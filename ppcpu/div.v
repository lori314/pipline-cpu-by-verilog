==> flow/design.v <==
`timescale 1ns / 1ps
module div(
    input reset,
    input clk,
    input start,
    output Busy,
    input [31:0] A,
    input [31:0] B,
    output [31:0] HI,
    output [31:0] LO
    );
reg [3:0] count;
reg [31:0] hi;
reg [31:0] lo;
reg [31:0] temp1;
reg [31:0] temp2;
assign HI=(count!=0 || start==1)?0:temp2;
assign LO=(count!=0 || start==1)?0:temp1;
assign Busy=(count!=0)?1:0;
initial begin
count=0;
hi=0;
lo=0;
temp1=0;
temp2=0;
end
always @(*) begin
temp1=A/B;
temp2=A%B;
end
always @(posedge clk or posedge reset) begin
if(reset) begin
count<=0;
temp1<=0;
temp2<=0;
hi<=0;
lo<=0;
end
else begin
	if(start) begin
	count<=10;
	end
	else if(count!=0) begin
	count<=count-1;
	end
	else begin
	hi<=temp2;
	lo<=temp1;
	end
end
end
endmodule
# --- Reports on div ---
# The steps from the RTL of div to its reports follow in flow order.
# Line numbers count from 1 in the design file above.
# Library cell names are shortened.
design:
  design: "div"
  clk_port: "clk"
  cell_library: "sky130hd"
  corner: "tt_025C_1v80"

# --- After elaboration ---
# Yosys after proc, flatten, opt, wreduce and memory -nomap, before mapping. Memory bits, and registers merged into a memory's read port (data or address), are not among the register bits. Print and check cells are not counted. Equal cells are merged and count once.
word_totals:
  out_inout_bits: 65
  ff_bits: 4
  in_bits: 67
  wordCells: 7
classes:
  muxes: 3
  addsub: 1
  reduce_and_logical: 2
op_table:
  columns: ["operator", "count"]
  rows:
  - ["4-bit two-way mux", 2]
  - ["4-bit by 1-bit subtractor with 4-bit output (second input constant)", 1]
  - ["4-bit nonzero test", 1]
  - ["2-bit nonzero test", 1]
  - ["1-bit two-way mux", 1]

# --- Longest topological paths ---
# Longest topological path by Yosys (ltp), each cell counted once; first at word level (registers and memories cut), then after technology mapping (sequential cells cut; the memories' decode and read muxes count).
logic_depth:
  word_depth: 3
  ABC_AREA: 0
  depth_mapped: 5
  ltp_nobuf: 5

# --- Synthesis result ---
# Source: synth_stat.txt of the flow (Yosys; design flattened, memories mapped). It holds for the ABC_AREA given above (unset counts as 0); a run with the other value may have another netlist.
synth_totals:
  mapped_area_um2: 715.7
  buf_cells: 64
  sequential_area_um2: 100.1
  ff_cells: 4
  stdcells: 88
by_type:
  columns: ["cell", "count"]
  rows:
  - ["buf_4", 64]
  - ["dfrtp_1", 4]
  - ["ha_1", 2]
  - ["inv_1", 4]
  - ["nand2b_1", 2]
  - ["nor3b_2", 1]
  - ["or3_4", 1]
  - ["a21oi_1", 2]
  - ["a211o_1", 1]
  - ["xnor2_1", 1]
  - ["nand3b_1", 1]
  - ["nor2_1", 2]
  - ["nor3b_1", 1]
  - ["nor3_1", 1]
  - ["conb_1", 1]

# --- Path before layout ---
# Path of least setup slack by OpenSTA after synthesis, without wires, with an ideal clock, recovery checks aside; 20% of the period is set as input and as output delay. Where synthesis merged equal registers, the netlist keeps one of their names.
synth_timing:
  kind: "register to output"
  start: "reg count[0]"
  end: "out Busy"
  arrival_time_ps: 997
  period_ps: 1710
  driving_pins: 5
  slack_ps: 371
  path_delay_ps: 997
  output_delay_ps: 342
  synth_period_reached_ps: 1339
# "path_delay_ps" = arrival - input delay + setup time.
# A path that ends at an output port has no setup time.
# "driving_pins": output pins that drive a net of the path, with the launching flip-flop's if there is one; two outputs of one cell count as two.
# "synth_period_reached_ps" is the clock period less the worst setup slack; recovery checks do not enter. This is arithmetic on one report: input and output delays are still those of the set period (20% each).
# Between the ends stands the longest chain of elaborated cells between them, by number of cells; it is not shown to be the way that was timed. Of several equally long chains one is given.
# A line is the first line of the expression or statement that the cell stems from. Yosys adds cells for indexed reads and writes and turns some case tables into memories.
# At most two assigning lines are given for a register; there are more.
synth_via:
  cell_sequence: "dfrtp_1 inv_1 ha_1 nor3b_2 inv_1"
  elab_chain_len: 2
  cone_cells: 2
synth_lines:
  columns: ["item", "line", "source"]
  rows:
  - ["start: declaration", 12, "reg [3:0] count;"]
  - ["start: assignment", 33, "count<=0;"]
  - ["start: assignment", 44, "count<=count-1;"]
  - ["4-bit nonzero test", 19, "assign Busy=(count!=0)?1:0;"]
  - ["1-bit two-way mux", 19, null]
  - ["end: declaration", 6, "output Busy,"]

# --- Timing after layout ---
# Path of least setup slack in the final report of flow run 1 (OpenROAD, finished layout, wires in). Where an end is a register, its clock arrival counts in the times.
# The report prints the path's times to 10 ps; the period is as set.
layout_timing:
  kind: "register to output"
  start: "reg count[0]"
  end: "out Busy"
  slack_ps: 380
  driving_pins: 6
  output_delay_ps: 470
  period_ps: 2360
  arrival_time_ps: 1510
# Between the ends stands the longest chain of elaborated cells between them, by number of cells; it is not shown to be the way that was timed. Of several equally long chains one is given.
# At most two assigning lines are given for a register; there are more.
layout_via:
  cell_sequence: "dfrtp_1 inv_1 ha_2 nor3b_4 inv_1 dlygate4sd2_1"
  elab_chain_len: 2
  cone_cells: 2
layout_lines:
  columns: ["item", "line", "source"]
  rows:
  - ["start: declaration", 12, "reg [3:0] count;"]
  - ["start: assignment", 33, "count<=0;"]
  - ["start: assignment", 44, "count<=count-1;"]
  - ["4-bit nonzero test", 19, "assign Busy=(count!=0)?1:0;"]
  - ["1-bit two-way mux", 19, null]
  - ["end: declaration", 6, "output Busy,"]

Data sheet: physical implementation of div

2 stored runs of div in the flow (synthesis by Yosys, layout by OpenROAD, sky130hd cells), in arbitrary order. Constraints: input delay and output delay 20% of the set period each, output load 0.01 pF.
"clock_period_reached_ps": clock period set for the run, less the worst setup slack. It is reckoned from that one timing run; input and output delays stay at 20% of the period that was set.
"critical_path_time_ps" means the part of the period allowed to the worst setup path (the constraints hold back 20% at inputs and 20% at outputs) less its slack; where the path has registers, the arrival times of their clocks count too.
"total_power_uw" rests on the timing tool's default activity at the inputs, not on a simulated workload.
"critical_path_time_ps" is given in steps of 10 ps.

--- flow run 1 ---
==> flow/run.sh <==
#!/bin/bash
# the make line also repeats the synthesis and layout settings of config.mk as NAME=value (left out here)
make -C /OpenROAD-flow-scripts/flow DESIGN_CONFIG=/design/flow/config.mk WORK_HOME=/design/flow/orfs CLKGATE_MAP_FILE= finish
==> flow/config.mk <==
export PLATFORM = sky130hd
export DESIGN_NAME = div
export DESIGN_NICKNAME = div
export VERILOG_FILES = /design/flow/design.v
export SDC_FILE = /design/flow/constraint.sdc
export NUM_CORES = 4
export LEC_CHECK = 0
export ABC_AREA = 0
export CAP_MARGIN = 20
export CORE_MARGIN = 9
export CORE_UTILIZATION = 55
export CTS_CLUSTER_SIZE = 38
export GPL_ROUTABILITY_DRIVEN = 0
export GPL_TIMING_DRIVEN = 0
export MAX_ROUTING_LAYER = met4
export MIN_ROUTING_LAYER = met1
export PLACE_DENSITY_LB_ADDON = 0.13
export SETUP_SLACK_MARGIN = 0.25
export SLEW_MARGIN = 20
==> flow/constraint.sdc <==
create_clock -name core_clock -period 2.36 [get_ports {clk}]
set_input_delay 0.4720 -clock core_clock [delete_from_list [all_inputs] [get_ports {clk}]]
set_output_delay 0.4720 -clock core_clock [all_outputs]
set_load 0.01 [all_outputs]

==> results, as YAML <==
results:
  post_synth_area_um2: 715.7
  final_die_area_um2: 2923.6
  finalCellArea_um2: 1037.2
  finish.utilization_frac: 0.897
  ws_setup_ps: 378
  tns_ps: 0
  total_power_uw: 373
  clock_period_reached_ps: 1982
  critical_path_time_ps: 1510
  worst_path_kind: "register to output"

--- flow run 2 ---
==> flow/run.sh <==
#!/bin/bash
# the make line also repeats the synthesis and layout settings of config.mk as NAME=value (left out here)
make -C /OpenROAD-flow-scripts/flow DESIGN_CONFIG=/design/flow/config.mk WORK_HOME=/design/flow/orfs CLKGATE_MAP_FILE= finish
==> flow/config.mk <==
export PLATFORM = sky130hd
export DESIGN_NAME = div
export DESIGN_NICKNAME = div
export VERILOG_FILES = /design/flow/design.v
export SDC_FILE = /design/flow/constraint.sdc
export NUM_CORES = 4
export LEC_CHECK = 0
export ABC_AREA = 1
export CAP_MARGIN = 20
export CORE_MARGIN = 5
export CORE_UTILIZATION = 17
export CTS_CLUSTER_SIZE = 22
export GPL_TIMING_DRIVEN = 1
export MAX_ROUTING_LAYER = met5
export MIN_ROUTING_LAYER = met1
export PLACE_DENSITY_LB_ADDON = 0.07
export SLEW_MARGIN = 20
==> flow/constraint.sdc <==
create_clock -name core_clock -period 1.87 [get_ports {clk}]
set_input_delay 0.3740 -clock core_clock [delete_from_list [all_inputs] [get_ports {clk}]]
set_output_delay 0.3740 -clock core_clock [all_outputs]
set_load 0.01 [all_outputs]

==> results, as YAML <==
results:
  post_synth_area_um2: 729.4
  final_die_area_um2: 5701.0
  finalCellArea_um2: 625.6
  finish.utilization_frac: 0.153
  ws_setup_ps: 208
  tns_ps: 0
  total_power_uw: 438.8
  clock_period_reached_ps: 1662
  critical_path_time_ps: 1290
  worst_path_kind: "register to output"
